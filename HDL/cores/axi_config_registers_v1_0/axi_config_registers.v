==> flow/design.v <==
module axi_config_registers #
  (
   parameter integer AXI_ADDR_WIDTH = 6,
   parameter integer AXI_DATA_WIDTH = 32
   )
   (
    input			   S_AXI_ACLK,
    input			   S_AXI_ARESETN,
    input			   S_AXI_ARVALID,
    output			   S_AXI_ARREADY,
    input [AXI_ADDR_WIDTH-1:0]	   S_AXI_ARADDR,
    input [2:0]			   S_AXI_ARPROT,
    output			   S_AXI_RVALID,
    input			   S_AXI_RREADY,
    output [AXI_DATA_WIDTH-1:0]	   S_AXI_RDATA,
    output [1:0]		   S_AXI_RRESP,
    input			   S_AXI_AWVALID,
    output			   S_AXI_AWREADY,
    input [AXI_ADDR_WIDTH-1:0]	   S_AXI_AWADDR,
    input [2:0]			   S_AXI_AWPROT,
    input			   S_AXI_WVALID,
    output			   S_AXI_WREADY,
    input [AXI_DATA_WIDTH-1:0]	   S_AXI_WDATA,
    input [(AXI_DATA_WIDTH/8)-1:0] S_AXI_WSTRB,
    output			   S_AXI_BVALID,
    input			   S_AXI_BREADY,
    output [1:0]		   S_AXI_BRESP,
    output [AXI_DATA_WIDTH-1:0]	   config_0,
    output [AXI_DATA_WIDTH-1:0]	   config_1,
    output [AXI_DATA_WIDTH-1:0]	   config_2,
    output [AXI_DATA_WIDTH-1:0]	   config_3,
    output [AXI_DATA_WIDTH-1:0]	   config_4,
    output [AXI_DATA_WIDTH-1:0]	   config_5,
    output [AXI_DATA_WIDTH-1:0]	   config_6,
    output [AXI_DATA_WIDTH-1:0]	   config_7
    );
   localparam			   ADDR_TO_REG_BITS = $clog2(AXI_DATA_WIDTH) - 3;
   reg [AXI_DATA_WIDTH-1:0]	   regfile [(1<<(AXI_ADDR_WIDTH-ADDR_TO_REG_BITS))-1:0];
   localparam			   
				   s_read_address = 1'b0,
				   s_read_data = 1'b1
				   ;
   reg				   read_state;
   initial read_state = s_read_address;
   assign S_AXI_ARREADY = read_state == s_read_address;
   assign S_AXI_RVALID = read_state == s_read_data;
   assign S_AXI_RDATA = read_data_reg;
   assign S_AXI_RRESP = 2'b0;
   assign config_0 = regfile[0];
   assign config_1 = regfile[1];
   assign config_2 = regfile[2];
   assign config_3 = regfile[3];
   assign config_4 = regfile[4];
   assign config_5 = regfile[5];
   assign config_6 = regfile[6];
   assign config_7 = regfile[7];
   reg [AXI_DATA_WIDTH-1:0]	   read_data_reg;
   always @(posedge S_AXI_ACLK)
     begin
        if( !S_AXI_ARESETN )
          begin
             read_state <= s_read_address;
          end
        else if( read_state == s_read_address )
          begin
             if( S_AXI_ARVALID )
               begin
                  read_data_reg <= regfile[S_AXI_ARADDR >> ADDR_TO_REG_BITS];
                  read_state <= s_read_data;
               end
          end
        else if( read_state == s_read_data )
          begin
             if( S_AXI_RREADY )
               begin
                  read_state <= s_read_address;
               end
          end
     end
   localparam 
              s_write_address = 2'b00,
              s_write_data = 2'b01,
              s_write_resp = 2'b11
              ;
   reg [1:0]  write_state;
   initial write_state = s_write_address;
   assign S_AXI_AWREADY = write_state == s_write_address;
   assign S_AXI_WREADY = write_state == s_write_data;
   assign S_AXI_BVALID = write_state == s_write_resp;
   assign S_AXI_BRESP = 2'b00;
   reg [AXI_ADDR_WIDTH-1:0] write_address_reg;
   genvar		    i;
   generate
      for(i=0; i<AXI_DATA_WIDTH/8; i=i+1)
        begin
           always @(posedge S_AXI_ACLK)
             begin
                if( S_AXI_ARESETN && write_state == s_write_data && S_AXI_WVALID && S_AXI_WSTRB[i])
                  begin
                     regfile[write_address_reg >> ADDR_TO_REG_BITS][(i+1)*8-1:i*8] = S_AXI_WDATA[(i+1)*8-1:i*8];
                  end
             end
        end
   endgenerate
   always @(posedge S_AXI_ACLK)
     begin
        if( !S_AXI_ARESETN )
          begin
             write_state <= s_write_address;
          end
        else if( write_state == s_write_address )
          begin
             if( S_AXI_AWVALID )
               begin
                  write_address_reg <= S_AXI_AWADDR;
                  write_state <= s_write_data;
               end
          end
        else if( write_state == s_write_data )
          begin
             if( S_AXI_WVALID )
               begin
                  write_state <= s_write_resp;
               end
          end
        else if( write_state == s_write_resp )
          begin
             if( S_AXI_BREADY )
               begin
                  write_state <= s_write_address;
               end
          end
     end
endmodule
* Step by step through the tools: axi_config_registers *
What the tools print for axi_config_registers, step after step.
Line numbers count from 1 in the design file above.
Cell names lack the library's common part.
The mark n/a stands for no value.

design
  top = axi_config_registers
  clock input = S_AXI_ACLK
  cell library = sky130hd
  timing corner = tt_025C_1v80

* Word level *
Source: Yosys, flattened and elaborated, memories not mapped. Widths are those after wreduce. Registers that Yosys merges into a memory's read port (data or address) are not register bits. Print and check cells do not count. Equal cells are merged and count once.
Memory sizes are those after Yosys's memory passes, which may raise the word count (mostly to a power of two), join words into wider ones and drop unused or constant bits.

bit counts
  flip-flop bits (word level) = 9
  memory bits (writable) = 512
  memory cells = 1
  input bits = 61
  output and inout bits = 297
  elaborated cells = 38

memories
  memory   depth  bits a word  RTL line  text
  regfile  16     32           38        reg [AXI_DATA_WIDTH-1:0] regfile [(1<<(AXI_ADDR_WIDTH-ADDR_TO_REG_BITS))-1:0];

operators by class
  eq/ne operators = 4
  mux-type cells = 17
  bitwise logic cells = 1
  reductions and logical operators = 12

operators by type and width
  operator                                                        number
  32-bit 2-to-1 mux                                               4
  2-bit 2-to-1 mux                                                6
  1-bit 2-to-1 mux                                                7
  1-bit logical AND                                               6
  3-bit AND reduction                                             2
  3-bit nonzero test                                              2
  4-bit AND reduction                                             1
  3-bit inequality test with constant B                           1
  2-bit by 1-bit equality test with 1-bit output with constant B  1
  2-bit equality test with constant B                             1
  2-bit inequality test with constant B                           1
  2-bit logical NOT                                               1
  1-bit inverter                                                  1

* Longest topological paths *
Yosys ltp: most cells in a row. Word level: on the elaborated netlist, between registers, memories and ports. Mapped: between sequential cells and ports; inverters and the memories' decode and read muxes count.

depth
  depth after elaboration = 5
  ABC_AREA = 0
  depth in mapped cells = 5
  mapped depth without buffers = 3

* Mapped cells and area *
Yosys stat after the flow's synthesis: flattened, memories mapped to cells. It holds for the ABC_AREA given above (unset counts as 0); a run with the other value may have another netlist.
The area totals of this step are shown rounded.

cells by type
  type      number  area in all (µm²)
  edfxtp_1  548     1.65E+04
  mux4_2    128     2.88E+03
  a22oi_1   64      480.461
  nor2_1    69      258.998
  nand2_1   45      168.912
  buf_4     13      97.594
  clkbuf_1  21      78.826
  dfxtp_1   3       60.058
  nor2b_1   7       43.792
  buf_2     8       40.038
  buf_1     9       33.782
  nand3_1   6       30.029
  a211oi_1  2       15.014
  and2_1    2       12.512
  and3_1    2       12.512
  a21oi_1   2       10.01
  and4b_1   1       10.01
  inv_1     2       7.507

Not listed: further types 4, cells in them 4.

synthesis totals
  cells in the netlist = 936
  synthesis area = 20700 µm²
  sequential part of the area = 16500 µm²
  flip-flops = 551
  buffers = 51

* Timing after synthesis *
Source: OpenSTA report_checks on the synthesized netlist (no wires, ideal clock, input and output delay 20% of the period each), path of least setup slack; recovery checks are left aside. Register names are those of the netlist, which keeps one name where synthesis merged equal registers.

timing post-synthesis
  path kind = input port to flip-flop
  start = in S_AXI_ARADDR[2]
  end = reg read_data_reg[10]
  clock period = 3200 ps
  external input delay = 640 ps
  library setup time = 259 ps
  launch time at the first pin = 640 ps
  data arrival time = 1813 ps
  required time = 2941 ps
  path slack = 1127 ps
  path delay = 1432 ps
  stages on the path = 5
  buffers on the path = 2
  synthesis period reached = 2073 ps

"path delay" is the arrival time less input delay plus setup time.
"stages on the path" counts driving pins, that of a launching flip-flop among them; a cell with two outputs on the path counts twice.
"synthesis period reached" = period - worst setup slack (recovery checks aside). The figure is calculated, with input and output delays left at 20% of the set period.

between the ends, post-synthesis
  path through = buf_2 > buf_2 > mux4_2 > a22oi_1 > nand2_1

RTL lines, path post-synthesis
  element          RTL line  text
  start, declared  11        input [AXI_ADDR_WIDTH-1:0] S_AXI_ARADDR,
  end, declared    57        reg [AXI_DATA_WIDTH-1:0] read_data_reg;

No chain of elaborated cells between the ends is given.

* Path in the finished layout *
Path of least setup slack in the final report of flow run 1 (OpenROAD, finished layout, wires in). Where an end is a register, its clock arrival counts in the times.
The path's times are printed in steps of 10 ps; the period is the one set.

timing post-layout
  path kind = flip-flop to flip-flop
  start = mem regfile[0][25]
  end = reg read_data_reg[25]
  clock period = 1490 ps
  library setup time = 250 ps
  launch time at the first pin = 590 ps
  data arrival time = 2020 ps
  required time = 1840 ps
  path slack = -180 ps
  stages on the path = 6
  buffers on the path = 2

between the ends, post-layout
  path through = edfxtp_1 > buf_4 > mux4_2 > a22oi_2 > buf_4 > nand2_1

RTL lines, path post-layout
  element          RTL line  text
  start, declared  38        reg [AXI_DATA_WIDTH-1:0] regfile [(1<<(AXI_ADDR_WIDTH-ADDR_TO_REG_BITS))-1:0];
  end, declared    57        reg [AXI_DATA_WIDTH-1:0] read_data_reg;

No chain of elaborated cells between the ends is given.

==> runs of axi_config_registers <==
2 stored runs of axi_config_registers in the flow (synthesis by Yosys, layout by OpenROAD, sky130hd cells), in arbitrary order. Constraints: input delay and output delay 20% of the set period each, output load 0.01 pF.
"achieved period" = clock period - worst setup slack. The figure is calculated, with input and output delays left at 20% of the set period.
Values from the reports are rounded here.
A setting shown as -- is not set for that run.

name                                       flow run 1  flow run 2
period_ns                                  1.49        1.83
CORE_UTILIZATION                           25          31
SETUP_SLACK_MARGIN                         0.22        0.4
PLACE_DENSITY_LB_ADDON                     0.22        0.06
CORE_MARGIN                                9           2
TNS_END_PERCENT                            25          --
GPL_TIMING_DRIVEN                          1           --
GPL_ROUTABILITY_DRIVEN                     0           --
CTS_CLUSTER_DIAMETER                       163         299
MAX_ROUTING_LAYER                          met4        --
CAP_MARGIN                                 20          20
SLEW_MARGIN                                20          10
CELL_PAD_IN_SITES_GLOBAL_PLACEMENT         --          0
CELL_PAD_IN_SITES_DETAIL_PLACEMENT         --          0
ABC_AREA                                   --          0
synthesized cell area (µm²)                20700       20700
die footprint (µm²)                        93600       68900
utilization in the final report (%)        39.7        45.3
setup slack of the critical path (ps)      -181        136
summed negative setup slack (ps)           -72800      0
worst hold slack in the final report (ps)  257         315
achieved period (ps)                       1671        1694
